==> flow/design.v <==
`timescale 1ns / 1ns
module fifo_manager_hananel(
input 						clk,
input 						rst_b,
input 						push_to_fifo,				   
input       [6*8-1:0]       push_record,  
output 						fifo_full, 					 
output						fifo_empty, 			 
input 						pop_from_fifo,				 
output  [6*8-1:0]    	   pop_record,  
input reg 				   compare_queue,   
output reg [6*8-1:0] 		fifo_min_record,  
output reg 					fifo_min_val  
);
reg [3:0]				next_push;
reg [3:0] 		  		next_pop;
reg [3:0] next_check;
reg [9:0] addra, addrb;
wire [6*8-1:0] douta;
reg [6*8-1:0] dina, temp;
reg state, cs_a;
wire clkneg, end_fifo_comp;
assign fifo_full = (next_push + 1 == next_pop);
assign fifo_empty = (next_push == next_pop);
assign clkneg = !clk;
assign  end_fifo_comp =  ((next_check+1 == next_push)  || (next_check == next_push+15));
always @ (posedge clk)
	if (!rst_b)
	 begin
		state <= #1 0;
		next_push <= #1 0;
		next_pop <= #1 0;
		fifo_min_val <= #1 0;
		addra <= #1 0;
		cs_a <= #1 0;
		addrb <= #1 0;
	 end
	else begin
		if (push_to_fifo && !fifo_full)
		 begin
		    cs_a <= #1 1;
			dina <= #1 push_record;
			addra <= #1 next_push;
			next_push <= #1 next_push+1;
			if ((fifo_min_record[4*8-1:0] >= push_record[4*8-1:0] ) &&   !(compare_queue && state!=2))     
			begin
			 fifo_min_record <= #1 push_record;
			end
		 end
		else
		 begin
		 cs_a <= #1 0;
		 end
		if (pop_from_fifo && !fifo_empty && (!compare_queue || fifo_min_val))
			begin
			next_pop <= #1 next_pop+1;
			next_check <= #1 next_pop+1;
			addrb <= #1 next_pop+1;
			fifo_min_val <= #1 0;
			end
		if (compare_queue && !fifo_empty && !fifo_min_val)
		case(state)
		0: begin
		    fifo_min_record <= #1 pop_record;
		    if (next_check +1 != next_push)
		     begin
			    addrb <= #1 next_check +1;
			    next_check <= #1 next_check +1;
			    state <= #1 1; 
		     end
		    else
			 begin
			 fifo_min_val <= #1 1;
			end
		   end
		1: begin
		    if (fifo_min_record[4*8-1:0] >= pop_record[4*8-1:0])  
				begin
				 if (push_to_fifo && !fifo_full && (pop_record[6*8-1:2*8] >= push_record[6*8-1:2*8] ))
					fifo_min_record <= #1 push_record;
			     else
					fifo_min_record <= #1 pop_record;
				end
			if (!end_fifo_comp)
		     begin
			    addrb <= #1 next_check +1;
			    next_check <= #1 next_check +1;
			    state <= #1 1; 
		     end
			else
			 begin
			 fifo_min_val <= #1 1;
			 state <= #1 0;
			 addrb <= #1 next_pop;
			 next_check <= #1 next_pop;
			 end
		   end
		endcase
		end
	tdp_ram_hananel tdp_ram (
    .clk(clkneg),
    .cs_a(cs_a),
    .rnw_a(1'b0),
    .a_add(addra),
    .a_data_in(dina),
    .a_data_out(douta),
    .cs_b(1'b1),   
    .rnw_b(1'b1),
    .b_add(addrb),
    .b_data_in(temp),
    .b_data_out(pop_record)
     );
endmodule	 
`timescale 1ns / 1ns
module tdp_ram_hananel
  #(
    parameter data_wd=48,
    parameter add_wd=4
    )
   (
    input wire 		     clk,
    input 		     cs_a,
    input 		     rnw_a,
    input [add_wd-1:0] 	     a_add,
    input [data_wd-1:0]      a_data_in,
    output reg [data_wd-1:0] a_data_out,
    input 		     cs_b,   
    input 		     rnw_b,
    input [add_wd-1:0] 	     b_add,
    input [data_wd-1:0]      b_data_in,
    output reg [data_wd-1:0] b_data_out
     );
  reg [data_wd-1:0] ram [(1<<add_wd)-1:0];
   always @(posedge clk)
     if (cs_a)
       begin
          if (!rnw_a)
            ram[a_add] <= #1 a_data_in;
          a_data_out <= #1 ram[a_add];
       end
   always @(posedge clk)
     if (cs_b)
       begin
          if (!rnw_b)
            ram[b_add] <= #1 b_data_in;
          b_data_out <= #1 ram[b_add];
       end
endmodule
* Reports on fifo_manager_hananel
Tool output for the design above, in the order of the flow. Lines are those of the file above, counted from 1. Cell names lack the library's common part. A cell with -- has no value.
Set-up: top module fifo_manager_hananel, clock port clk, standard-cell library sky130hd, corner tt_025C_1v80

* Elaborated design
Counts by Yosys on the flattened word-level netlist (proc, flatten, opt, wreduce; memories kept). Register bits leave out memories and registers merged into their read ports (data or address); mux counts leave out enables and synchronous resets folded into registers. Print and check cells are left out. Cells with the same type and inputs are merged into one. Memory sizes are those after Yosys's memory passes, which may raise the word count (mostly to a power of two), join words into wider ones and drop unused or constant bits.
Bit counts: register bits after elaboration 125, memory bits (writable) 768, word width x clocked read ports 48, memory cells 1, bits of input ports 53, output and inout bits 99, cells after elaboration 66
Memories:
- tdp_ram.ram | depth 16, bits a word 48, read ports 1, write ports 1, line 133 | reg [data_wd-1:0] ram [(1<<add_wd)-1:0];
Operators by class: $add $sub $neg 4, order comparisons 3, equal/unequal tests 5, muxes and demuxes 28, bitwise logic cells 1, reductions and logical operators 14
Operators with widths (number):
- 2-to-1 mux 48 bit | 6
- >= comparator 32 bit | 3
- parallel mux 48 bit (select 2 bit) | 1
- == test 32 x 4 -> 1 bit | 2
- inequality test 32 x 4 -> 1 bit | 1
- 2-to-1 mux 10 bit | 3
- parallel mux 10 bit (select 2 bit) | 1
- 2-to-1 mux 4 bit | 5
- adder 4 x 1 -> 5 bit (second input constant) | 3
- parallel mux 4 bit (select 2 bit) | 1
- 2-to-1 mux 1 bit | 8
- logical AND 1 bit | 7
- adder 4 x 4 -> 5 bit (second input constant) | 1
- == test 4 x 5 -> 1 bit | 1
- 2-to-1 mux 5 bit | 1
- zero test 1 bit | 4
- == test 4 bit | 1
- parallel mux 1 bit (select 2 bit) | 2
- logical OR 1 bit | 2
- AND reduction 2 bit | 1
- NOT 1 bit | 1

* Longest topological paths
Depth = most cells in a row (Yosys ltp): at word level without a register or memory, in the mapped netlist without a sequential cell, where the memories' decode and read muxes count.
Depth: depth after elaboration 9, ABC_AREA 0, depth in mapped cells 12, mapped depth without buffers 9

* After synthesis
Yosys stat after the flow's synthesis: flattened, memories mapped to cells. It holds for the ABC_AREA given above (unset counts as 0); a run with the other value may have another netlist. The area totals of this step are shown rounded.
Cell types:
- edfxtp_1 | number 868, total area 2.61E+04 µm²
- mux4_2 | number 240, total area 5.41E+03 µm²
- dfxtp_1 | number 67, total area 1.34E+03 µm²
- ha_1 | number 100, total area 1251.2 µm²
- inv_1 | number 156, total area 585.562 µm²
- a222oi_1 | number 48, total area 480.461 µm²
- a21oi_1 | number 52, total area 260.25 µm²
- clkbuf_1 | number 54, total area 202.694 µm²
- nor2_1 | number 44, total area 165.158 µm²
- nand2_1 | number 43, total area 161.405 µm²
- o21ai_0 | number 20, total area 100.096 µm²
- a21o_1 | number 12, total area 90.086 µm²
- xnor2_1 | number 9, total area 78.826 µm²
- xor2_1 | number 9, total area 78.826 µm²
- nand4_1 | number 12, total area 75.072 µm²
- and4_1 | number 7, total area 61.309 µm²
- buf_2 | number 12, total area 60.058 µm²
- buf_1 | number 15, total area 56.304 µm²
Not listed: further types 40, cells in them 99.
Mapped netlist: mapped cells 1867, chip area (Yosys) 37260 µm², area of sequential cells 27410 µm², mapped flip-flops 935, buffers 85
By module: a second synthesis without flattening, with its own total; a netlist apart from the flattened one above.
Second synthesis, totals: cells (unflattened synthesis) 3462, area (unflattened synthesis) 54830 µm²
Rows give one instance, submodules left out.
By module:
- tdp_ram_hananel | times used 1, cells 2670, area 46940 µm², seq. area 25940 µm²
- fifo_manager_hananel | times used 1, cells 792, area 7896 µm², seq. area 3383 µm²

Ticket comment

Record of 2 stored runs of the RTL-to-layout flow on fifo_manager_hananel, platform sky130hd. The runs are unordered. Constraints: input delay and output delay 20% of the set period each, output load 0.01 pF.
By "total power of the final layout" is meant OpenSTA's value without simulated activity: inputs other than the clock are taken to toggle once in ten clock periods, and the tool carries that through the logic.
Results are given in rounded form.

* Flow run 1 | settings: period_ns 17.6; CORE_UTILIZATION 62; SETUP_SLACK_MARGIN -1.12; PLACE_DENSITY_LB_ADDON 0.29; HOLD_SLACK_MARGIN 0.2; CORE_ASPECT_RATIO 0.87; CELL_PAD_IN_SITES_GLOBAL_PLACEMENT 2; ABC_AREA 0; CTS_CLUSTER_SIZE 11; CTS_CLUSTER_DIAMETER 298; MIN_ROUTING_LAYER met2; MAX_ROUTING_LAYER met4; CAP_MARGIN 20; CORE_MARGIN 2; SLEW_MARGIN 20 | results: synthesized cell area 37,260 µm²; standard-cell area after routing 45,730 µm²; final utilization 0.773; total negative slack 0.000 ns; smallest hold slack 0.554 ns; setup slack of the worst path 3.554 ns; total power of the final layout 6.847 mW; area inside the die boundary 62,080 µm²
* Flow run 2 | settings: period_ns 11.9; CAP_MARGIN 20; CORE_MARGIN 2; CORE_UTILIZATION 40; SLEW_MARGIN 20 | results: synthesized cell area 37,260 µm²; standard-cell area after routing 46,960 µm²; final utilization 0.511; total negative slack 0.000 ns; smallest hold slack 0.507 ns; setup slack of the worst path 1.647 ns; total power of the final layout 10.32 mW; area inside the die boundary 95,620 µm²
